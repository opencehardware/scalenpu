==> flow/design.v <==
package hs_npu_pkg;
  typedef logic signed [31:0] word;
  typedef logic signed [15:0] short;
  typedef logic [31:0] uword;
endpackage : hs_npu_pkg
module hs_npu_accumulator #(
    parameter int OUTPUT_DATA_WIDTH = 32   
) (
    input logic clk,
    input logic rst_n,
    input logic [OUTPUT_DATA_WIDTH-1:0] input_data,   
    input logic valid_i,   
    input logic [OUTPUT_DATA_WIDTH-1:0] bias_in,   
    input logic bias_en,   
    output logic [OUTPUT_DATA_WIDTH-1:0] result,   
    output logic valid_o   
);
  logic [OUTPUT_DATA_WIDTH-1:0] bias;
  always_ff @(posedge clk or negedge rst_n) begin
    if (!rst_n) begin
      bias <= '0;
    end else if (bias_en) begin
      bias <= bias_in;
    end
  end
  always_comb begin
    if (valid_i) begin
      result  = input_data + bias;
      valid_o = 1'b1;   
    end else begin
      result  = '0;
      valid_o = 1'b0;   
    end
  end
endmodule
# ---- Step by step through the tools: hs_npu_accumulator
# The steps from the RTL of hs_npu_accumulator to its reports follow in flow order.
# Line numbers count from 1 in the design file above.
# Library cell names are shortened.
# The mark n/a stands for no value.
dict set report setup {
  top_module {hs_npu_accumulator}
  clock {clk}
  cell_library {sky130hd}
  pvt_corner {tt_025C_1v80}
}

# ---- Elaborated design
# Counts by Yosys on the flattened word-level netlist (proc, flatten, opt, wreduce; memories kept). Register bits leave out memories and registers merged into their read ports (data or address); mux counts leave out enables and synchronous resets folded into registers. Print and check cells are left out. Cells with the same type and inputs are merged into one.
dict set report bits {
  reg_bits 32
  latch_bits 0
  ramBits 0
  mem_bits_ro 0
  clocked_rd_ports_x_width 0
  mem_count 0
  in_bits 68
  word_cells 4
}
dict set report op_classes {
  addsub 1
  multipliers 0
  div 0
  compare 0
  equal 0
  shifts 0
  muxes 2
  n_logic 0
  reduce_and_logical 0
}
# cell n
set op_table {}
lappend op_table {{32-bit adder} 1}
lappend op_table {{32-bit 2-to-1 mux} 1}
lappend op_table {{1-bit 2-to-1 mux} 1}

# ---- Depth
# Depth = most cells in a row (Yosys ltp): at word level without a register or memory, in the mapped netlist without a sequential cell, where the memories' decode and read muxes count.
dict set report logic_depth {
  word_depth 2
  ABC_AREA 1
  ltp_mapped 13
  depth_no_buf 13
}

# ---- Mapped cells and area
# The flow's flattened synthesis, as Yosys stat reports it; memories are mapped. The netlist is that of the ABC_AREA named above (0 if unset); the other value can give another one.
dict set report mapped {
  stdcells 614
  area_um2 3816.2
  seqArea_um2 800.8
  flip_flops 32
  n_buf 8
}
# cell_type n area_total_um2
set by_type {}
lappend by_type {dfrtp_1 32 800.768}
lappend by_type {nand2_1 207 776.995}
lappend by_type {inv_1 115 431.664}
lappend by_type {ha_1 31 387.872}
lappend by_type {mux2_2 31 349.085}
lappend by_type {nor2_1 54 202.694}
lappend by_type {a21oi_1 39 195.187}
lappend by_type {nand3_1 27 135.13}
lappend by_type {nand2_2 16 100.096}
lappend by_type {o21ai_0 12 60.058}
lappend by_type {nand3_2 5 50.048}
lappend by_type {nor3_2 4 40.038}
lappend by_type {xnor2_1 4 35.034}
lappend by_type {nor2_2 5 31.28}
lappend by_type {nand4_1 4 25.024}
lappend by_type {buf_2 4 20.019}
lappend by_type {fa_1 1 20.019}
lappend by_type {and2_1 3 18.768}
# Other cell types: 13; their cells: 20.

# ---- Worst setup path after synthesis
# Path of least setup slack by OpenSTA after synthesis, without wires, with an ideal clock, recovery checks aside; 20% of the period is set as input and as output delay. Where synthesis merged equal registers, the netlist keeps one of their names.
dict set report synth_path {
  kind {input-to-output}
  start {input port input_data[0]}
  end {output port result[28]}
  period_ns 4.42
  input_delay_ns 0.884
  arrival_ns 2.275
  required_time_ns 3.536
  slack_ns 1.261
  delay_ns 1.391
  stages 12
  n_path_buf 0
  synth_period_reached_ns 3.159
}
# "delay_ns" = arrival - input delay + setup time.
# At an output port there is no setup time.
# "stages" counts driving pins, that of a launching flip-flop among them; a cell with two outputs on the path counts twice.
# "synth_period_reached_ns" is the clock period less the worst setup slack; recovery checks do not enter. This is arithmetic on one report: input and output delays are still those of the set period (20% each).
# Between the ends stands the longest chain of elaborated cells between them, by number of cells; it is not shown to be the way that was timed. Of several equally long chains one is given.
# Each line given opens the expression or statement behind the cell; cells for indexed reads and writes are added by Yosys, which also makes memories of some case tables.
dict set report synth_via {
  path_cell_list {ha_1 inv_1 fa_1 inv_1 nand3_1 nand3_1 nand3_1 nand3_1 nand2_1 nand3_1 nand2_1 nor2_1}
  elab_chain_cells 2
}
# element line
set synth_rtl {}
lappend synth_rtl {{from (decl)} 11} ;# input logic [OUTPUT_DATA_WIDTH-1:0] input_data,
lappend synth_rtl {{32-bit adder} 28} ;# result  = input_data + bias;
lappend synth_rtl {{32-bit 2-to-1 mux} 27} ;# if (valid_i) begin
lappend synth_rtl {{to (decl)} 15} ;# output logic [OUTPUT_DATA_WIDTH-1:0] result,

# ---- Worst path after layout
# Path of least setup slack in the final report of run B (OpenROAD, finished layout, wires in). Where an end is a register, its clock arrival counts in the times.
dict set report layout_path {
  kind {input-to-output}
  start {input port input_data[8]}
  end {output port result[19]}
  period_ns 3.56
  input_delay_ns 0.71
  arrival_ns 2.82
  required_time_ns 2.85
  slack_ns 0.02
  stages 13
  n_path_buf 3
}
# Between the ends stands the longest chain of elaborated cells between them, by number of cells; it is not shown to be the way that was timed. Of several equally long chains one is given.
dict set report layout_via {
  path_cell_list {clkdlybuf4s50_1 ha_4 nand2_1 nand2_2 a21oi_2 buf_4 nand3_2 nand2_1 nand2_1 nand2_1 nand2_1 nor2_1 clkbuf_2}
  elab_chain_cells 2
}
# element line
set layout_rtl {}
lappend layout_rtl {{from (decl)} 11} ;# input logic [OUTPUT_DATA_WIDTH-1:0] input_data,
lappend layout_rtl {{32-bit adder} 28} ;# result  = input_data + bias;
lappend layout_rtl {{32-bit 2-to-1 mux} 27} ;# if (valid_i) begin
lappend layout_rtl {{to (decl)} 15} ;# output logic [OUTPUT_DATA_WIDTH-1:0] result,

# Flow runs of hs_npu_accumulator

Module hs_npu_accumulator, platform sky130hd: 2 stored runs of the flow (Yosys, OpenROAD) with differing settings, in no particular order. Input and output delays are each 20% of the period that was set; the output load is 0.01 pF.
"totalPower_w" rests on the timing tool's default activity at the inputs, not on a simulated workload.

# run A
==> flow/run.sh <==
#!/bin/bash
# the make line also repeats the synthesis and layout settings of config.mk as NAME=value (left out here)
make -C /OpenROAD-flow-scripts/flow DESIGN_CONFIG=/design/flow/config.mk WORK_HOME=/design/flow/orfs CLKGATE_MAP_FILE= finish
==> flow/config.mk <==
export PLATFORM = sky130hd
export DESIGN_NAME = hs_npu_accumulator
export DESIGN_NICKNAME = hs_npu_accumulator
export VERILOG_FILES = /design/flow/design.v
export SDC_FILE = /design/flow/constraint.sdc
export NUM_CORES = 4
export LEC_CHECK = 0
export ABC_AREA = 1
export CAP_MARGIN = 20
export CELL_PAD_IN_SITES_DETAIL_PLACEMENT = 0
export CELL_PAD_IN_SITES_GLOBAL_PLACEMENT = 3
export CORE_MARGIN = 2
export CORE_UTILIZATION = 64
export MAX_ROUTING_LAYER = met4
export SLEW_MARGIN = 5
==> flow/constraint.sdc <==
create_clock -name core_clock -period 3.84 [get_ports {clk}]
set_input_delay 0.7680 -clock core_clock [delete_from_list [all_inputs] [get_ports {clk}]]
set_output_delay 0.7680 -clock core_clock [all_outputs]
set_load 0.01 [all_outputs]

==> run A: results <==
outcome="did not finish, placement stopped with GPL-0301"

# run B
==> flow/run.sh <==
#!/bin/bash
# the make line also repeats the synthesis and layout settings of config.mk as NAME=value (left out here)
make -C /OpenROAD-flow-scripts/flow DESIGN_CONFIG=/design/flow/config.mk WORK_HOME=/design/flow/orfs CLKGATE_MAP_FILE= finish
==> flow/config.mk <==
export PLATFORM = sky130hd
export DESIGN_NAME = hs_npu_accumulator
export DESIGN_NICKNAME = hs_npu_accumulator
export VERILOG_FILES = /design/flow/design.v
export SDC_FILE = /design/flow/constraint.sdc
export NUM_CORES = 4
export LEC_CHECK = 0
export ABC_AREA = 1
export CAP_MARGIN = 20
export CELL_PAD_IN_SITES_DETAIL_PLACEMENT = 1
export CELL_PAD_IN_SITES_GLOBAL_PLACEMENT = 0
export CORE_MARGIN = 2
export CORE_UTILIZATION = 41
export GPL_ROUTABILITY_DRIVEN = 1
export PLACE_DENSITY = 0.61
export SETUP_SLACK_MARGIN = 0.01
export SLEW_MARGIN = 35
==> flow/constraint.sdc <==
create_clock -name core_clock -period 3.56 [get_ports {clk}]
set_input_delay 0.7120 -clock core_clock [delete_from_list [all_inputs] [get_ports {clk}]]
set_output_delay 0.7120 -clock core_clock [all_outputs]
set_load 0.01 [all_outputs]

==> run B: results <==
totalPower_w=0.001891
timing.setup.ws_ns=0.025
final_die_area_um2=10095.2
timing.setup.tns_ns=0.000
synthesis_area_um2=3816.2
cell_area_final_um2=5556.6
